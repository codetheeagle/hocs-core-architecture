==> flow/design.v <==
module cuo_array_controller #(
    parameter PRECISION = 12
)(
    input wire clk,
    input wire rst_n,
    input wire start,
    input wire [PRECISION-1:0] data_in,
    output reg [PRECISION-1:0] dac_out,
    input wire [PRECISION-1:0] adc_in,
    output reg [31:0] result_out,
    output reg done
);
    localparam STATE_IDLE    = 3'b000;
    localparam STATE_LOAD    = 3'b001;  
    localparam STATE_WAIT    = 3'b010;  
    localparam STATE_READ    = 3'b011;  
    localparam STATE_DONE    = 3'b100;
    reg [2:0] current_state, next_state;
    reg [7:0] delay_counter;
    always @(posedge clk or negedge rst_n) begin
        if (!rst_n) begin
            current_state <= STATE_IDLE;
            delay_counter <= 0;
        end else begin
            current_state <= next_state;
            if (current_state == STATE_WAIT)
                delay_counter <= delay_counter + 1;
            else
                delay_counter <= 0;
        end
    end
    always @(*) begin
        case (current_state)
            STATE_IDLE: begin
                if (start) next_state = STATE_LOAD;
                else       next_state = STATE_IDLE;
            end
            STATE_LOAD: begin
                next_state = STATE_WAIT;  
            end
            STATE_WAIT: begin
                if (delay_counter > 20) next_state = STATE_READ;
                else                    next_state = STATE_WAIT;
            end
            STATE_READ: begin
                next_state = STATE_DONE;  
            end
            STATE_DONE: begin
                next_state = STATE_IDLE;
            end
            default: next_state = STATE_IDLE;
        endcase
    end
    always @(posedge clk) begin
        case (current_state)
            STATE_LOAD: begin
                dac_out <= data_in;  
                done <= 1'b0;
            end
            STATE_READ: begin
                result_out <= adc_in; 
            end
            STATE_DONE: begin
                done <= 1'b1;
            end
        endcase
    end
endmodule
`timescale 1ns / 1ps
module hocs_top #(
    parameter DATA_WIDTH = 32,
    parameter ADDR_WIDTH = 12
)(
    input wire clk,
    input wire rst_n,
    input wire [DATA_WIDTH-1:0] s_axis_tdata,
    input wire s_axis_tvalid,
    output wire s_axis_tready,
    input wire s_axis_tlast,
    output wire [DATA_WIDTH-1:0] m_axis_tdata,
    output wire m_axis_tvalid,
    input wire m_axis_tready,
    output wire m_axis_tlast,
    output wire [11:0] dac_out_parallel,  
    output wire dac_valid,
    input wire [11:0] adc_in_parallel,    
    output wire adc_clk_trigger
);
    wire [DATA_WIDTH-1:0] core_data_in;
    wire [DATA_WIDTH-1:0] core_data_out;
    wire compute_enable;
    wire compute_done;
    assign s_axis_tready = (compute_enable) ? 1'b0 : 1'b1;  
    cuo_array_controller #(
        .PRECISION(12)
    ) u_optical_core (
        .clk(clk),
        .rst_n(rst_n),
        .start(s_axis_tvalid),
        .data_in(s_axis_tdata[11:0]),
        .dac_out(dac_out_parallel),
        .adc_in(adc_in_parallel),
        .result_out(core_data_out),
        .done(m_axis_tvalid)  
    );
    assign m_axis_tdata = {20'b0, core_data_out[11:0]};  
    assign m_axis_tlast = s_axis_tlast;  
endmodule
* Step by step through the tools: hocs_top
What the tools print for hocs_top, step after step.
Lines are those of the file above, counted from 1.
Cell names lack the library's common part.
Not given: --
- Top :: hocs_top
- Clock :: clk
- Standard-cell library :: sky130hd
- Corner :: tt_025C_1v80

* Word level
Source: Yosys, flattened and elaborated, memories not mapped. Widths are those after wreduce. Registers that Yosys merges into a memory's read port (data or address) are not register bits. Print and check cells do not count. Equal cells are merged and count once.
- Add/subtract/negate cells :: 1
- Order comparisons :: 1
- Eq/ne operators :: 4
- Multiplexer cells :: 6
- Reductions and logical operators :: 2
** Operators by type and width (number)
- 3-bit parallel mux with 4-bit select :: 1
- 8-bit by 1-bit adder with 8-bit output (second input constant) :: 1
- 8-bit by 5-bit greater-than comparator with 1-bit output (second input constant) :: 1
- 8-bit two-way mux :: 1
- 3-bit by 2-bit == test with 1-bit output (second input constant) :: 2
- 3-bit by 1-bit == test with 1-bit output (second input constant) :: 1
- 3-bit == test (second input constant) :: 1
- 3-bit zero test :: 1
- 1-bit two-way mux :: 3
- 2-bit nonzero test :: 1
- 1-bit parallel mux with 2-bit select :: 1
- Flip-flop bits (word level) :: 36
- Input bits :: 49
- Output and inout port bits :: 49
- Word-level cells :: 19

* Depth
Longest topological path by Yosys (ltp), each cell counted once; first at word level (registers and memories cut), then after technology mapping (sequential cells cut; the memories' decode and read muxes count).
- Depth in word-level cells :: 3
- ABC_AREA :: 0
- Mapped depth :: 5
- Mapped depth without buffers :: 5

* Synthesis result
The flow's flattened synthesis, as Yosys stat reports it; memories are mapped. The netlist is that of the ABC_AREA named above (0 if unset); the other value can give another one.
** Cell types
- edfxtp_1 :: number 25, area in all 750.72 um2
- dfrtp_1 :: number 12, area in all 300.288 um2
- buf_4 :: number 24, area in all 180.173 um2
- and2_1 :: number 5, area in all 31.28 um2
- dfstp_2 :: number 1, area in all 26.275 um2
- ha_1 :: number 2, area in all 25.024 um2
- xnor2_1 :: number 2, area in all 17.517 um2
- a21boi_1 :: number 2, area in all 15.014 um2
- inv_1 :: number 4, area in all 15.014 um2
- o21ai_0 :: number 3, area in all 15.014 um2
- nor2b_1 :: number 2, area in all 12.512 um2
- or3_1 :: number 2, area in all 12.512 um2
- nand2_1 :: number 3, area in all 11.261 um2
- mux2i_1 :: number 1, area in all 10.01 um2
- nand3_1 :: number 2, area in all 10.01 um2
- nand3_2 :: number 1, area in all 10.01 um2
- nor3_1 :: number 2, area in all 10.01 um2
- a31o_2 :: number 1, area in all 8.758 um2
Not listed: further types 7, cells in them 7.
- Cell count :: 101
- Mapped area :: 1505.2 um2
- Sequential part of the area :: 1077.3 um2
- Flip-flop cells :: 38
- Buffers :: 25
By module: a second synthesis without flattening, with its own total; a netlist apart from the flattened one above.
- Cells (unflattened synthesis) :: 122
- Area (unflattened synthesis) :: 1661.6 um2
Rows give one instance, submodules left out.
** Modules
- cuo_array_controller #(PRECISION=12) :: instances 1, cells 97, area 1477.7 um2, sequential area 1077.3 um2
- hocs_top :: instances 1, cells 25, area 183.9 um2, sequential area 0.0 um2

* Path before layout
Source: OpenSTA report_checks on the synthesized netlist (no wires, ideal clock, input and output delay 20% of the period each), path of least setup slack; recovery checks are left aside. Register names are those of the netlist, which keeps one name where synthesis merged equal registers.
- Path kind :: flip-flop to flip-flop
- Start :: register u_optical_core.delay_counter[0]
- End :: register u_optical_core.delay_counter[6]
- Period :: 1.77 ns
- Library setup time :: 0.078 ns
- Time at the first pin :: 0.000 ns
- Arrival :: 1.091 ns
- Required time :: 1.692 ns
- Path slack :: 0.601 ns
- Delay of the path :: 1.169 ns
- Stages on the path :: 5
- Buffers on the path :: 0
- Period reached after synthesis :: 1.169 ns
"delay of the path" is the arrival time less input delay plus setup time.
"stages on the path": output pins that drive a net of the path, with the launching flip-flop's if there is one; two outputs of one cell count as two.
"period reached after synthesis" = period - worst setup slack (recovery checks aside). The figure is calculated, with input and output delays left at 20% of the set period.
The rows between start and end are the longest chain of elaborated cells between them; the timing report does not say that the signal goes this way. Where chains are equally long, one stands for them.
Each line given opens the expression or statement behind the cell; cells for indexed reads and writes are added by Yosys, which also makes memories of some case tables.
A register here has more assigning lines than the two given.
- Cells stage by stage :: dfrtp_1 > ha_1 > nand2_1 > or3_1 > a21boi_1
- Cells in the longest elaborated chain :: 2
- Elaborated cells between the ends (all ways) :: 2
- RTL lines with such cells :: 2
- Classes of those cells :: add/sub: 1; mux: 1
** RTL lines, path post-synthesis
- start: declaration :: line 19 : reg [7:0] delay_counter;
- start: assignment :: line 23 : delay_counter <= 0;
- start: assignment :: line 27 : delay_counter <= delay_counter + 1;
- 8-bit by 1-bit adder with 8-bit output :: line 27
- 8-bit two-way mux :: line 26 : if (current_state == STATE_WAIT)
- end: assignment :: line 23
- end: assignment :: line 27
- end: declaration :: line 19

* Worst path after layout
From the final timing report of flow run A: the path of least setup slack in the routed layout; clock arrival at registers is part of the times.
- Path kind :: flip-flop to flip-flop
- Start :: register u_optical_core.delay_counter[0]
- End :: register u_optical_core.delay_counter[6]
- Period :: 0.877 ns
- Library setup time :: 0.07 ns
- Time at the first pin :: 0.28 ns
- Arrival :: 1.40 ns
- Required time :: 1.08 ns
- Path slack :: -0.32 ns
- Stages on the path :: 5
- Buffers on the path :: 0
The rows between start and end are the longest chain of elaborated cells between them; the timing report does not say that the signal goes this way. Where chains are equally long, one stands for them.
A register here has more assigning lines than the two given.
- Cells stage by stage :: dfrtp_2 > ha_4 > nand2_2 > or3_1 > a21boi_1
- Cells in the longest elaborated chain :: 2
- Elaborated cells between the ends (all ways) :: 2
- RTL lines with such cells :: 2
- Classes of those cells :: add/sub: 1; mux: 1
** RTL lines, path after layout
- start: declaration :: line 19 : reg [7:0] delay_counter;
- start: assignment :: line 23 : delay_counter <= 0;
- start: assignment :: line 27 : delay_counter <= delay_counter + 1;
- 8-bit by 1-bit adder with 8-bit output :: line 27
- 8-bit two-way mux :: line 26 : if (current_state == STATE_WAIT)
- end: assignment :: line 23
- end: assignment :: line 27
- end: declaration :: line 19

## Implementation results

hocs_top through Yosys and OpenROAD on sky130hd: 2 stored runs, unordered, with their settings and measured results. The constraints put input and output delay at 20% of the set period each and load the outputs with 0.01 pF.
"clock period reached": clock period set for the run, less the worst setup slack. It is reckoned from that one timing run; input and output delays stay at 20% of the period that was set.
By "critical path time" is meant the share of the clock period that the worst setup path is allowed (20% is reserved at inputs, 20% at outputs), minus its slack. Clock arrival times at its registers enter into it.
"total power of the final layout" is the tool's figure for a default switching activity; nothing was simulated.

* Flow run A
** Files
==> flow/run.sh <==
#!/bin/bash
# the make line also repeats the synthesis and layout settings of config.mk as NAME=value (left out here)
make -C /OpenROAD-flow-scripts/flow DESIGN_CONFIG=/design/flow/config.mk WORK_HOME=/design/flow/orfs CLKGATE_MAP_FILE= finish
==> flow/config.mk <==
export PLATFORM = sky130hd
export DESIGN_NAME = hocs_top
export DESIGN_NICKNAME = hocs_top
export VERILOG_FILES = /design/flow/design.v
export SDC_FILE = /design/flow/constraint.sdc
export NUM_CORES = 4
export LEC_CHECK = 0
export CAP_MARGIN = 20
export CELL_PAD_IN_SITES_DETAIL_PLACEMENT = 0
export CORE_ASPECT_RATIO = 0.64
export CORE_MARGIN = 10
export CORE_UTILIZATION = 60
export CTS_CLUSTER_SIZE = 38
export MIN_ROUTING_LAYER = met2
export PLACE_DENSITY_LB_ADDON = 0.09
export SETUP_SLACK_MARGIN = 0.09
export SLEW_MARGIN = 15
export TNS_END_PERCENT = 5
==> flow/constraint.sdc <==
create_clock -name core_clock -period 0.877 [get_ports {clk}]
set_input_delay 0.1754 -clock core_clock [delete_from_list [all_inputs] [get_ports {clk}]]
set_output_delay 0.1754 -clock core_clock [all_outputs]
set_load 0.01 [all_outputs]
** Results
- Area of the synthesized netlist :: 1505.2 um2
- Full die area :: 4962.4 um2
- Standard-cell area after layout :: 2094.5 um2
- Utilization in the final report :: 0.886
- Worst setup slack after layout :: -0.321 ns
- Total negative slack on setup checks :: -4.518 ns
- Total power of the final layout :: 3.242 mW
- Clock period reached :: 1.198 ns
- Critical path time :: 1.20 ns
- Worst setup path type :: flip-flop to flip-flop

* Flow run B
** Files
==> flow/run.sh <==
#!/bin/bash
# the make line also repeats the synthesis and layout settings of config.mk as NAME=value (left out here)
make -C /OpenROAD-flow-scripts/flow DESIGN_CONFIG=/design/flow/config.mk WORK_HOME=/design/flow/orfs CLKGATE_MAP_FILE= finish
==> flow/config.mk <==
export PLATFORM = sky130hd
export DESIGN_NAME = hocs_top
export DESIGN_NICKNAME = hocs_top
export VERILOG_FILES = /design/flow/design.v
export SDC_FILE = /design/flow/constraint.sdc
export NUM_CORES = 4
export LEC_CHECK = 0
export CAP_MARGIN = 20
export CORE_MARGIN = 2
export CORE_UTILIZATION = 40
export SLEW_MARGIN = 20
==> flow/constraint.sdc <==
create_clock -name core_clock -period 1.75 [get_ports {clk}]
set_input_delay 0.3500 -clock core_clock [delete_from_list [all_inputs] [get_ports {clk}]]
set_output_delay 0.3500 -clock core_clock [all_outputs]
set_load 0.01 [all_outputs]
** Results
- Area of the synthesized netlist :: 1505.2 um2
- Full die area :: 4270.0 um2
- Standard-cell area after layout :: 2059.5 um2
- Utilization in the final report :: 0.567
- Worst setup slack after layout :: 0.242 ns
- Total negative slack on setup checks :: 0.000 ns
- Total power of the final layout :: 1.607 mW
- Clock period reached :: 1.508 ns
- Critical path time :: 1.16 ns
- Worst setup path type :: flip-flop to output port
